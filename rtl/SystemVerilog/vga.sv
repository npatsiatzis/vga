==> flow/design.v <==
`default_nettype none
module display_timings
    #
    (
        parameter int G_H_RES = 640,
        parameter int G_V_RES = 480,
        parameter int G_H_FP = 16,
        parameter int G_H_SYNC = 96,
        parameter int G_H_BP = 48,
        parameter int G_V_FP = 10,
        parameter int G_V_SYNC = 2,
        parameter int G_V_BP = 33
    )
    (
        input  logic i_clk,
        input  logic i_rst,
        output logic o_h_sync,
        output logic o_v_sync,
        output logic [9 : 0] o_x,
        output logic [9 : 0] o_y,
        output logic o_active
    );
    logic [9 : 0] r_x;
    logic [9 : 0] r_y;
    localparam int HorizontalEnd = G_H_RES - 1;
    localparam int HorizontalSyncStart = HorizontalEnd + G_H_FP;
    localparam int HorizontalSyncEnd = HorizontalSyncStart + G_H_SYNC;
    localparam int Line = HorizontalSyncEnd + G_H_BP;
    localparam int VerticalEnd = G_V_RES - 1;
    localparam int VerticalSyncStart = VerticalEnd + G_V_FP;
    localparam int VerticalSyncEnd = VerticalSyncStart + G_V_SYNC;
    localparam int Frame = VerticalSyncEnd + G_V_BP;
    assign o_active = ($size(HorizontalEnd)'(r_x) <= HorizontalEnd &&
        $size(VerticalEnd)'(r_y) <= VerticalEnd) ? 1'b1 : 1'b0;
    assign o_h_sync = ($size(HorizontalSyncStart)'(r_x) > HorizontalSyncStart &&
     $size(HorizontalSyncEnd)'(r_x) <= HorizontalSyncEnd) ? 1'b0 : 1'b1;
    assign o_v_sync = ($size(VerticalSyncStart)'(r_y) > VerticalSyncStart &&
     $size(VerticalSyncEnd)'(r_y) <= VerticalSyncEnd) ? 1'b0 : 1'b1;
    always_ff @(posedge i_clk) begin : manage_x_y
        if(i_rst) begin
            r_x <= 0;
            r_y <= 0;
        end
        else begin 
            if ($size(Line)'(r_x)  == Line) begin
                r_x <= 0;
                if ($size(Frame)'(r_y) == Frame)
                    r_y <= 0;
                else
                    r_y <= r_y + 1;
            end else
                r_x <= r_x + 1;
        end
     end
    assign o_x = r_x;
    assign o_y = r_y;
endmodule : display_timings
`default_nettype none
module image_generator
    (
        input  logic i_clk,
        input  logic i_active,
        output logic [2 : 0] o_r,
        output logic [2 : 0] o_g,
        output logic [1 : 0] o_b
    );
    typedef enum logic [2 : 0] {S0,S1,S2,S3,S4,S5} state_t;
    state_t state;
    logic [2 : 0] r;
    logic [2 : 0] g;
    logic [1 : 0] b;
    assign o_r = r;
    assign o_g = g;
    assign o_b = b;
    always_ff @(posedge i_clk) begin : image_gen
        if(i_active) begin
            case (state)
                S0 :
                    if (g == (2**$size(g) - 1))
                        state <= S1;
                    else
                        g <= g + 1;
                S1 :
                    if (r == 0)
                        state <= S2;
                    else
                        r <= r - 1;
                S2 :
                    if (b == (2**$size(b) - 1))
                        state <= S3;
                    else
                        b <= b + 1;
                S3 :
                    if (g == 0)
                        state <= S4;
                    else
                        g <= g - 1;
                S4 :
                    if (r == (2**$size(r) - 1))
                        state <= S5;
                    else
                        r <= r + 1;
                S5 :
                    if (b == 0)
                        state <= S0;
                    else
                        b <= b - 1;
                default : begin
                    r <= '1;
                    g <= 0;
                    b <= 0;
                    state <= S0;
                end
            endcase
        end else begin
            r <= '1;
            g <= 0;
            b <= 0;
            state <= S0;
        end
    end
endmodule : image_generator 
`default_nettype none
module vga
    #
    (
        parameter int G_H_RES = 640,
        parameter int G_V_RES = 480,
        parameter int G_H_FP = 16,
        parameter int G_H_SYNC = 96,
        parameter int G_H_BP = 48,
        parameter int G_V_FP = 10,
        parameter int G_V_SYNC = 2,
        parameter int G_V_BP = 33
    )
    (
        input logic i_clk,
        input logic i_rst,
        output logic o_h_sync,
        output logic o_v_sync,
        output logic [2 : 0] o_r,
        output logic [2 : 0] o_g,
        output logic [1 : 0] o_b,
        output logic o_active
    );
    logic [9 : 0] w_x;
    logic [9 : 0] w_y;
    logic w_active;
    display_timings #(
        .G_H_RES(G_H_RES),
        .G_V_RES(G_V_RES),
        .G_H_FP(G_H_FP),
        .G_H_SYNC(G_H_SYNC),
        .G_H_BP(G_H_BP),
        .G_V_FP(G_V_FP),
        .G_V_SYNC(G_V_SYNC),
        .G_V_BP(G_V_BP)
        )
    timings (.*,.o_active(w_active),.o_x(w_x),.o_y(w_y));
    image_generator image (.*,.i_active(w_active));
    assign o_active = w_active;
endmodule : vga 
* Tool chain data of vga
Tool output for the design above, in the order of the flow. Lines are those of the file above, counted from 1. Operators: Yosys type, input widths -> output width; for muxes data width and select width s. Library cell names are shortened. Not given: --
Set-up: top module vga, clock port i_clk, library sky130hd, corner tt_025C_1v80

* After elaboration
Counts by Yosys on the flattened word-level netlist (proc, flatten, opt, wreduce; memories kept). Register bits leave out memories and registers merged into their read ports (data or address). Print and check cells are left out. Cells with the same type and inputs are merged into one.
Storage and ports: bits of input ports 2, output and inout port bits 11, flip-flop bits (word level) 31, elaborated cells 80
Cells by class: order comparisons 6, add/sub/neg operators 8, bitwise operators 3, mux-type cells 20, reduce/logical cells 15, eq/ne operators 22
Operators by type and width (count):
- $mux 3 | 10
- $add 10x1->10 const B | 2
- $le 10x10->1 const B | 2
- $eq 10x10->1 const B | 2
- $le 10x9->1 const B | 2
- $pmux 3 s6 | 1
- $pmux 3 s3 | 2
- $ne 2x1->1 const B | 6
- $ne 2x2->1 const B | 6
- $eq 3x3->1 const B | 4
- $reduce_or 4->1 | 3
- $gt 10x10->1 const B | 1
- $gt 10x9->1 const B | 1
- $mux 10 | 1
- $logic_not 3->1 | 3
- $reduce_and 3->1 | 3
- $add 3x1->3 const B | 2
- $sub 3x1->3 const B | 2
- $eq 3x2->1 const B | 2
- $reduce_and 6->1 | 1
- $pmux 2 s3 | 1
- $mux 2 | 2
- $logic_and 1x1->1 | 3
- $not 1->1 | 3
- $eq 3x1->1 const B | 1
- $mux 1 | 3
- $add 2x1->2 const B | 1
- $sub 2x1->2 const B | 1
Not listed: further kinds 3, cells in them 3.

* Longest topological paths
Yosys ltp: most cells in a row. Word level: on the elaborated netlist, between registers, memories and ports. Mapped: between sequential cells and ports; inverters and the memories' decode and read muxes count.
Depth: word-level depth 4, ABC_AREA 0, depth in mapped cells 6, mapped depth without buffers 6

* Mapped cells and area
The flow's flattened synthesis, as Yosys stat reports it; memories are mapped. The netlist is that of the ABC_AREA named above (0 if unset); the other value can give another one.
Cells by type:
- dfxtp_1 | count 34, total area 680.653 µm²
- a21oi_1 | count 17, total area 85.082 µm²
- nand3_1 | count 16, total area 80.077 µm²
- nor2_1 | count 18, total area 67.565 µm²
- xnor2_1 | count 7, total area 61.309 µm²
- nand2_1 | count 16, total area 60.058 µm²
- nor3_1 | count 11, total area 55.053 µm²
- ha_1 | count 4, total area 50.048 µm²
- o21ai_0 | count 9, total area 45.043 µm²
- nand4_1 | count 7, total area 43.792 µm²
- fa_1 | count 2, total area 40.038 µm²
- mux2i_1 | count 4, total area 40.038 µm²
- xor2_1 | count 4, total area 35.034 µm²
- inv_1 | count 8, total area 30.029 µm²
- nor3b_1 | count 4, total area 30.029 µm²
- o31ai_1 | count 4, total area 30.029 µm²
- or4_1 | count 4, total area 30.029 µm²
- or4b_2 | count 2, total area 20.019 µm²
Other cell types: 21; their cells: 32.
Synthesis totals: mapped flip-flops 34, buffer cells 6, mapped cells 203, chip area (Yosys) 1706.6 µm²
By module: a second synthesis without flattening, with its own total; a netlist apart from the flattened one above.
Second synthesis, totals: cells (unflattened synthesis) 208, area (unflattened synthesis) 1816.7 µm²
Each row is one instance without its submodules.
Modules:
- display_timings | seq. area 400.4 µm², cells 119, area 1017.2 µm², instances 1
- image_generator | seq. area 280.3 µm², cells 89, area 799.5 µm², instances 1
- vga | seq. area 0.0 µm², cells 0, area 0.0 µm², instances 1

* Worst setup path after synthesis
Path of least setup slack by OpenSTA after synthesis, without wires, with an ideal clock, recovery checks aside; 20% of the period is set as input and as output delay. Where synthesis merged equal registers, the netlist keeps one of their names.
Timing path post-synthesis: path type register to register, start register timings.r_x[5], end register timings.r_y[7], time at the first pin 0.000 ns, buffers on the path 1, path slack -0.057 ns, driving pins on the path 6, delay of the path 2.108 ns, data arrival time 2.037 ns, clock period 2.05 ns, synthesis period reached 2.107 ns
"delay of the path" is the arrival time less input delay plus setup time. "driving pins on the path": output pins that drive a net of the path, with the launching flip-flop's if there is one; two outputs of one cell count as two. "synthesis period reached" is the clock period less the worst setup slack; recovery checks do not enter. This is arithmetic on one report: input and output delays are still those of the set period (20% each). Between the ends stands the longest chain of elaborated cells between them, by number of cells; it is not shown to be the way that was timed. Of several equally long chains one is given. A line is the first line of the expression or statement that the cell stems from. Yosys adds cells for indexed reads and writes and turns some case tables into memories. A register here has more assigning lines than the two given.
On the way, post-synthesis: cell sequence dfxtp_1 > or4b_4 > or4_1 > clkbuf_2 > or4_1 > a21oi_1, length of the longest elaborated chain 1, elaborated cells between the ends (all ways) 1, RTL lines with such cells 1, those cells by class eq/ne (1)
RTL lines, path post-synthesis:
- from (decl) | RTL line 23 | logic [9 : 0] r_x;
- from (assign) | RTL line 41 | r_x <= 0;
- from (assign) | RTL line 52 | r_x <= r_x + 1;
- $eq 10x10->1 | RTL line 45 | if ($size(Line)'(r_x)  == Line) begin
- to (assign) | RTL line 42 | r_y <= 0;
- to (assign) | RTL line 50 | r_y <= r_y + 1;
- to (decl) | RTL line 24 | logic [9 : 0] r_y;

* Timing after layout
Path of least setup slack in the final report of run 2 (OpenROAD, finished layout, wires in). Where an end is a register, its clock arrival counts in the times.
Timing path post-layout: path type register to register, start register timings.r_x[4], end register timings.r_y[7], data arrival time 2.43 ns, time at the first pin 0.28 ns, driving pins on the path 5, buffers on the path 0, path slack 0.11 ns, clock period 2.33 ns
Between the ends stands the longest chain of elaborated cells between them, by number of cells; it is not shown to be the way that was timed. Of several equally long chains one is given. A register here has more assigning lines than the two given.
On the way, post-layout: cell sequence dfxtp_1 > or4b_4 > or4_1 > or4_1 > a21oi_1, length of the longest elaborated chain 1, elaborated cells between the ends (all ways) 1, RTL lines with such cells 1, those cells by class eq/ne (1)
RTL lines, path post-layout:
- from (decl) | RTL line 23 | logic [9 : 0] r_x;
- from (assign) | RTL line 41 | r_x <= 0;
- from (assign) | RTL line 52 | r_x <= r_x + 1;
- $eq 10x10->1 | RTL line 45 | if ($size(Line)'(r_x)  == Line) begin
- to (assign) | RTL line 42 | r_y <= 0;
- to (assign) | RTL line 50 | r_y <= r_y + 1;
- to (decl) | RTL line 24 | logic [9 : 0] r_y;

Design vga on sky130hd. What follows are 2 stored runs of the flow, each under its own settings; their order means nothing. The constraints put input and output delay at 20% of the set period each and load the outputs with 0.01 pF.
By "total power after layout" is meant OpenSTA's value without simulated activity: inputs other than the clock are taken to toggle once in ten clock periods, and the tool carries that through the logic.

* Run 1 | settings: period_ns 3.06; CORE_UTILIZATION 49; SETUP_SLACK_MARGIN 0.79; PLACE_DENSITY_LB_ADDON 0.28; CELL_PAD_IN_SITES_GLOBAL_PLACEMENT 2; CELL_PAD_IN_SITES_DETAIL_PLACEMENT 2; TNS_END_PERCENT 75; ABC_AREA 0; GPL_ROUTABILITY_DRIVEN 0; CTS_CLUSTER_SIZE 55; CTS_CLUSTER_DIAMETER 330; MIN_ROUTING_LAYER met1; CAP_MARGIN 20; CORE_MARGIN 2; SLEW_MARGIN 20 | did not finish, placement stopped with FLW-0024
* Run 2 | settings: period_ns 2.33; CORE_UTILIZATION 44; CAP_MARGIN 20; CORE_MARGIN 2; SLEW_MARGIN 20 | results: area inside the die boundary 4393.0 µm²; standard-cell area of the final layout 1984.4 µm²; worst setup slack after layout 0.111 ns; mapped cell area after synthesis 1706.6 µm²; total power after layout 1.783 mW
